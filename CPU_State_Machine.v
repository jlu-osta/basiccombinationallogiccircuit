==> flow/design.v <==
`timescale 1ns / 1ns
module CPU_State_Machine(inc_pc,load_acc,load_pc,rd,wr,load_ir,datactl_enable,halt,clk,zero,enable,opcode);
output inc_pc,load_pc,rd,wr,load_ir,load_acc;
output datactl_enable,halt;
input clk,zero,enable;
input[2:0] opcode;
reg inc_pc,load_acc,load_pc,rd,wr,load_ir;
reg datactl_enable,halt;
reg[2:0] state;
parameter
	HLT = 3'b000,
	SKZ = 3'b001,
	ADD = 3'b010,
	AND = 3'b011,
	XOR = 3'b100,
	LDA = 3'b101,
	STA = 3'b110,
	JMP = 3'b111;
always @(negedge clk)
	begin
		if(!enable)
			begin
				state<=3'b000;
				{inc_pc,load_acc,load_pc,rd}<=4'b0000;
				{wr,load_ir,datactl_enable,halt}<=4'b0000;
			end
		else
			begin
				control_cycle;
			end
	end
task control_cycle;
	begin
		casex(state)
			3'b000:
				begin
					{inc_pc,load_acc,load_pc,rd}<=4'b0001;
					{wr,load_ir,datactl_enable,halt}<=4'b0100;
					state<=3'b001;
				end
			3'b001:
				begin
					{inc_pc,load_acc,load_pc,rd}<=4'b1001;
					{wr,load_ir,datactl_enable,halt}<=4'b0100;
					state<=3'b010;
				end
			3'b010:
				begin
					{inc_pc,load_acc,load_pc,rd}<=4'b0000;
					{wr,load_ir,datactl_enable,halt}<=4'b0000;
					state<=3'b011;
				end
			3'b011:	 
				begin
					if(opcode==HLT)
						begin
							{inc_pc,load_acc,load_pc,rd}<=4'b1000;
							{wr,load_ir,datactl_enable,halt}<=4'b0000;
						end
					else
						begin
							{inc_pc,load_acc,load_pc,rd}<=4'b1000;
							{wr,load_ir,datactl_enable,halt}<=4'b0000;
						end
					state<=3'b100;
				end
			3'b100:
				begin
					if(opcode==JMP)
						begin
							{inc_pc,load_acc,load_pc,rd}<=4'b0010;
							{wr,load_ir,datactl_enable,halt}<=4'b0000;
						end
					else
						begin
							if(opcode==ADD||opcode==AND||opcode==XOR||opcode==LDA)
								begin
									{inc_pc,load_acc,load_pc,rd}<=4'b0001;
									{wr,load_ir,datactl_enable,halt}<=4'b0000;
								end
							else
								if(opcode==STA)
									begin
										{inc_pc,load_acc,load_pc,rd}<=4'b0000;
										{wr,load_ir,datactl_enable,halt}<=4'b0010;
									end
								else
									begin
										{inc_pc,load_acc,load_pc,rd}<=4'b0000;
										{wr,load_ir,datactl_enable,halt}<=4'b0000;
									end
						end
						state<=3'b101;
				end
			3'b101:
				begin
					if(opcode==ADD||opcode==AND||opcode==XOR||opcode==LDA)
						begin
							{inc_pc,load_acc,load_pc,rd}<=4'b0101;
							{wr,load_ir,datactl_enable,halt}<=4'b0000;
						end
					else
						if(opcode==SKZ&&zero==1)
							begin
								{inc_pc,load_acc,load_pc,rd}<=4'b1000;
								{wr,load_ir,datactl_enable,halt}<=4'b0000;
							end
						else
							if(opcode==JMP)
								begin
									{inc_pc,load_acc,load_pc,rd}<=4'b1010;
									{wr,load_ir,datactl_enable,halt}<=4'b0000;
								end
							else
								if(opcode==STA)
									begin
										{inc_pc,load_acc,load_pc,rd}<=4'b0000;
										{wr,load_ir,datactl_enable,halt}<=4'b1010;
									end
								else
									begin
										{inc_pc,load_acc,load_pc,rd}<=4'b0000;
										{wr,load_ir,datactl_enable,halt}<=4'b0000;
									end
					state<=3'b110;
				end
			3'b110:
				begin
					if(opcode==STA)
						begin
							{inc_pc,load_acc,load_pc,rd}<=4'b0000;
							{wr,load_ir,datactl_enable,halt}<=4'b0010;
						end
					else
						if(opcode==ADD||opcode==AND||opcode==XOR||opcode==LDA)
							begin
								{inc_pc,load_acc,load_pc,rd}<=4'b0001;
								{wr,load_ir,datactl_enable,halt}<=4'b0000;
							end
						else
							begin
								{inc_pc,load_acc,load_pc,rd}<=4'b0000;
								{wr,load_ir,datactl_enable,halt}<=4'b0000;
							end
					state<=3'b111;
				end
			3'b111:
				begin
					if(opcode==SKZ&&zero==1)
						begin
							{inc_pc,load_acc,load_pc,rd}<=4'b1000;
							{wr,load_ir,datactl_enable,halt}<=4'b0000;
						end
					else
						begin
							{inc_pc,load_acc,load_pc,rd}<=4'b0000;
							{wr,load_ir,datactl_enable,halt}<=4'b0000;
						end
					state<=3'b000;
				end
			default:
				begin
					{inc_pc,load_acc,load_pc,rd}<=4'b0000;
					{wr,load_ir,datactl_enable,halt}<=4'b0000;
					state<=3'b000;
				end	
		endcase
	end
endtask
endmodule
# Reports on CPU_State_Machine
# The steps from the RTL of CPU_State_Machine to its reports follow in flow order.
# Lines are those of the file above, counted from 1.
# Operators carry their Yosys type and port widths (W data, S select, Z words).
# A cell with - has no value.
# inputs
top_module	CPU_State_Machine
clock	clk
library	sky130hd
lib_corner	tt_025C_1v80

# Word level
# Yosys after proc, flatten, opt, wreduce and memory -nomap, before mapping. Enables and synchronous resets that opt folds into registers are not counted as muxes. Memory bits, and registers merged into a memory's read port (data or address), are not among the register bits. Print and check cells are not counted. Equal cells are merged and count once.
# op_classes
n_addsub	0
multipliers	0
div_mod_pow	0
compare	0
equal	14
shifts	0
mux	17
logic	0
reduce_and_logical	7
# op_table
operator	n
$pmux W4 S8	1
$mux W4	8
$eq A3 B3 Y1 const B	8
$pmux W3 S8	1
$pmux W4 S5	1
$eq A3 B2 Y1 const B	4
$mux W2	4
$eq A3 B1 Y1 const B	2
$logic_or A1 B1 Y1	3
$logic_not A3 Y1	1
$reduce_or A3 Y1	1
$reduce_or A2 Y1	1
$mux W1	2
$logic_and A1 B1 Y1	1
# bits
ff_bits	11
latchBits	0
ram_bits	0
mem_bits_ro	0
clocked_rd_ports_x_width	0
mem_count	0
in_bits	6
output_inout_bits	8
elab_cells	47

# Depth
# Depth = most cells in a row (Yosys ltp): at word level without a register or memory, in the mapped netlist without a sequential cell, where the memories' decode and read muxes count.
# logic_depth
word_depth	7
ABC_AREA	0
mapped_depth	3
depth_no_buf	3

# Synthesis result
# Source: synth_stat.txt of the flow (Yosys; design flattened, memories mapped). It holds for the ABC_AREA given above (unset counts as 0); a run with the other value may have another netlist.
# by_type
cell	n	area_total_um2
sky130_fd_sc_hd__dfxtp_1	15	300.288
sky130_fd_sc_hd__and2_1	7	43.792
sky130_fd_sc_hd__nor4b_2	1	15.014
sky130_fd_sc_hd__nand2_1	3	11.261
sky130_fd_sc_hd__nor2_1	3	11.261
sky130_fd_sc_hd__o2111a_1	1	11.261
sky130_fd_sc_hd__o41a_1	1	11.261
sky130_fd_sc_hd__nor3_2	1	10.01
sky130_fd_sc_hd__nand4b_1	1	8.758
sky130_fd_sc_hd__nor4b_1	1	8.758
sky130_fd_sc_hd__o31a_1	1	8.758
sky130_fd_sc_hd__or3b_1	1	8.758
sky130_fd_sc_hd__xnor2_1	1	8.758
sky130_fd_sc_hd__buf_4	1	7.507
sky130_fd_sc_hd__inv_1	2	7.507
sky130_fd_sc_hd__nand2b_1	1	6.256
sky130_fd_sc_hd__a21oi_1	1	5.005
sky130_fd_sc_hd__nor3_1	1	5.005
# Not listed: further types 2, cells in them 2.
# synth_totals
stdcells	45
synth_area_um2	496.7
seqArea_um2	300.3
flip_flops	15
buf_cells	2

# Module CPU_State_Machine, platform sky130hd: 2 stored runs of the flow (Yosys, OpenROAD) with differing settings, in no particular order. Input and output delays are each 20% of the period that was set; the output load is 0.01 pF.
# Settings: n/a = not set for that run.
run	period_ns	CORE_UTILIZATION	CAP_MARGIN	CORE_MARGIN	SLEW_MARGIN	PLACE_DENSITY	HOLD_SLACK_MARGIN	CORE_ASPECT_RATIO	CELL_PAD_IN_SITES_GLOBAL_PLACEMENT	GPL_TIMING_DRIVEN	CTS_CLUSTER_SIZE
run A	2.59	62	20	2	20	n/a	n/a	n/a	n/a	n/a	n/a
run B	3.3	40	0	2	20	0.84	0.11	1.8	0	0	69
# Run A: incomplete, floorplanning halted on PDN-0185
# Run B: incomplete, floorplanning halted on PDN-0185
