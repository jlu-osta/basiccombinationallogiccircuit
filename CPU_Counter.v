==> flow/design.v <==
`timescale 1ns / 1ns
module CPU_Counter(pc_addr,ir_addr,load,clk,rst);
output[12:0] pc_addr;
input[12:0] ir_addr;
input clk,load,rst;
reg[12:0] pc_addr;
always @(posedge clk or posedge rst)
begin
	if(rst)
		begin
			pc_addr<=13'b0000000000000;
		end
	else
		if(load)
			begin
				pc_addr<=ir_addr;
			end
		else
			begin
				pc_addr<=pc_addr+1;
			end
end
endmodule
### Step by step through the tools: CPU_Counter

Tool output for the design above, in the order of the flow.
Lines are those of the file above, counted from 1.
Operators: Yosys type, input widths -> output width; for muxes data width and select width s.
Library cell names are shortened.
A cell with - has no value.

| design | value |
|---|---|
| top module | CPU_Counter |
| clock input | clk |
| library | sky130hd |
| library corner | tt_025C_1v80 |

### Elaborated design

Source: Yosys, flattened and elaborated, memories not mapped. Widths are those after wreduce; folded enables and synchronous resets count as part of the registers. Registers that Yosys merges into a memory's read port (data or address) are not register bits. Print and check cells do not count. Equal cells are merged and count once.

| storage and ports | value |
|---|---|
| register bits after elaboration | 13 |
| bits of input ports | 16 |
| word-level cells | 3 |

| operators by class | value |
|---|---|
| $add $sub $neg | 1 |
| multiplexer cells | 1 |

Operators by type and width:

| operator | number |
|---|---|
| $add 13x1->13 const B | 1 |
| $mux 13 | 1 |

### Longest topological paths

Yosys ltp: most cells in a row. Word level: on the elaborated netlist, between registers, memories and ports. Mapped: between sequential cells and ports; inverters and the memories' decode and read muxes count.

| depth | value |
|---|---|
| depth after elaboration | 2 |
| ABC_AREA | 0 |
| gate-level depth with buffers | 5 |
| gate-level depth less buffers | 5 |

### Synthesis result

Source: synth_stat.txt of the flow (Yosys; design flattened, memories mapped). It holds for the ABC_AREA given above (unset counts as 0); a run with the other value may have another netlist.
Totals and module areas in this step are rounded.

Cell types:

| type | number | area in all (um^2) |
|---|---|---|
| dfrtp_1 | 13 | 325.312 |
| nand2_1 | 16 | 60.058 |
| xor2_1 | 6 | 52.55 |
| o21ai_0 | 10 | 50.048 |
| xnor2_1 | 5 | 43.792 |
| ha_1 | 1 | 12.512 |
| nand4_1 | 2 | 12.512 |
| nand4_2 | 1 | 12.512 |
| nor4_2 | 1 | 12.512 |
| mux2_2 | 1 | 11.261 |
| and4_2 | 1 | 10.01 |
| nand3_1 | 2 | 10.01 |
| nand3_2 | 1 | 10.01 |
| nor3_1 | 2 | 10.01 |
| and4_1 | 1 | 8.758 |
| o21ai_2 | 1 | 8.758 |
| buf_4 | 1 | 7.507 |
| and2_1 | 1 | 6.256 |

Other cell types: 4; their cells: 4.

| mapped netlist | value |
|---|---|
| cells in the netlist | 70 |
| cell area after synthesis | 681 um^2 |
| mapped flip-flops | 13 |

### Worst setup path after synthesis

OpenSTA on the mapped netlist: ideal clock, no wires. The path of least setup slack (recovery checks aside). Input and output delay are each 20% of the period. Register names are those of the netlist, which keeps one name where synthesis merged equal registers.

| path post-synthesis | value |
|---|---|
| kind | reg-to-reg |
| start | register pc_addr[0] |
| end | register pc_addr[8] |
| clock period | 1.33 ns |
| library setup time | 0.083 ns |
| data arrival time | 1.261 ns |
| required time | 1.247 ns |
| path slack | -0.014 ns |
| path delay | 1.344 ns |
| stages on the path | 6 |
| buffers on the path | 0 |
| synthesis period reached | 1.344 ns |

"path delay" = arrival - input delay + setup time.
"stages on the path": output pins that drive a net of the path, with the launching flip-flop's if there is one; two outputs of one cell count as two.
"synthesis period reached" = period - worst setup slack (recovery checks aside). The figure is calculated, with input and output delays left at 20% of the set period.
Between the ends stands the longest chain of elaborated cells between them, by number of cells; it is not shown to be the way that was timed. Of several equally long chains one is given.
Each line given opens the expression or statement behind the cell; cells for indexed reads and writes are added by Yosys, which also makes memories of some case tables.
At most two assigning lines are given for a register; there are more.

| on the way, post-synthesis | value |
|---|---|
| cell sequence | dfrtp_1 -> ha_1 -> and4_1 -> nand4_1 -> xor2_1 -> o21ai_0 |
| length of the longest elaborated chain | 2 |
| elaborated cells between the ends (all ways) | 2 |
| those cells by class | add/sub (1); mux (1) |

RTL lines, path post-synthesis:

| element | RTL line | text |
|---|---|---|
| from (decl) | 3 | `output[12:0] pc_addr;` |
| from (assign) | 16 | `pc_addr<=ir_addr;` |
| from (assign) | 20 | `pc_addr<=pc_addr+1;` |
| $add 13x1->13 | 20 |  |
| $mux 13 | 14 | `if(load)` |
| to (assign) | 16 |  |
| to (assign) | 20 |  |
| to (decl) | 3 |  |

### Path in the finished layout

From the final timing report of record 2: the path of least setup slack in the routed layout; clock arrival at registers is part of the times.

| path after layout | value |
|---|---|
| kind | reg-to-output |
| start | register pc_addr[10] |
| end | output pc_addr[10] |
| clock period | 1.38 ns |
| output delay | 0.28 ns |
| data arrival time | 1.17 ns |
| required time | 1.10 ns |
| path slack | -0.06 ns |
| stages on the path | 2 |
| buffers on the path | 1 |

At most two assigning lines are given for a register; there are more.

| on the way, after layout | value |
|---|---|
| cell sequence | dfrtp_1 -> clkdlybuf4s50_1 |
| length of the longest elaborated chain | 0 |
| elaborated cells between the ends (all ways) | 0 |

RTL lines, path after layout:

| element | RTL line | text |
|---|---|---|
| from (decl) | 3 | `output[12:0] pc_addr;` |
| from (assign) | 16 | `pc_addr<=ir_addr;` |
| from (assign) | 20 | `pc_addr<=pc_addr+1;` |
| to (decl) | 3 |  |

Add stored flow runs of CPU_Counter

Top module CPU_Counter; platform sky130hd; tools Yosys and OpenROAD; 2 stored runs in no particular order. Input and output delays are each 20% of the period that was set; the output load is 0.01 pF.
"period reached" = clock period - worst setup slack. The figure is calculated, with input and output delays left at 20% of the set period.
"allowed time less slack (worst setup path)" means the part of the period allowed to the worst setup path (the constraints hold back 20% at inputs and 20% at outputs) less its slack; where the path has registers, the arrival times of their clocks count too.
"total power after layout" rests on the timing tool's default activity at the inputs, not on a simulated workload.
Values from the reports are rounded here.
Among the settings, - means not set for that run.
A result given as - is not shown for that run.

| setting or result | record 1 | record 2 |
|---|---|---|
| period_ns | 1.14 | 1.38 |
| CORE_UTILIZATION | 68 | 40 |
| PLACE_DENSITY_LB_ADDON | 0.11 | - |
| CELL_PAD_IN_SITES_DETAIL_PLACEMENT | 1 | - |
| SLEW_MARGIN | 30 | 20 |
| MIN_ROUTING_LAYER | met2 | - |
| MAX_ROUTING_LAYER | met4 | - |
| CAP_MARGIN | 20 | 20 |
| CORE_MARGIN | 2 | 2 |
| SETUP_SLACK_MARGIN | - | -0.12 |
| worst setup slack after layout (ns) | - | -0.062 |
| chip area after synthesis (Yosys) (um^2) | - | 681 |
| utilization after routing | - | 0.706 |
| period reached (ns) | - | 1.442 |
| die outline area (um^2) | - | 2050 |
| total power after layout (µW) | - | 1030 |
| std-cell area (final layout) (um^2) | - | 1100 |
| allowed time less slack (worst setup path) (ns) | - | 1.17 |
| worst setup path kind | - | reg-to-output |

Record 1: incomplete, placement halted on FLW-0024
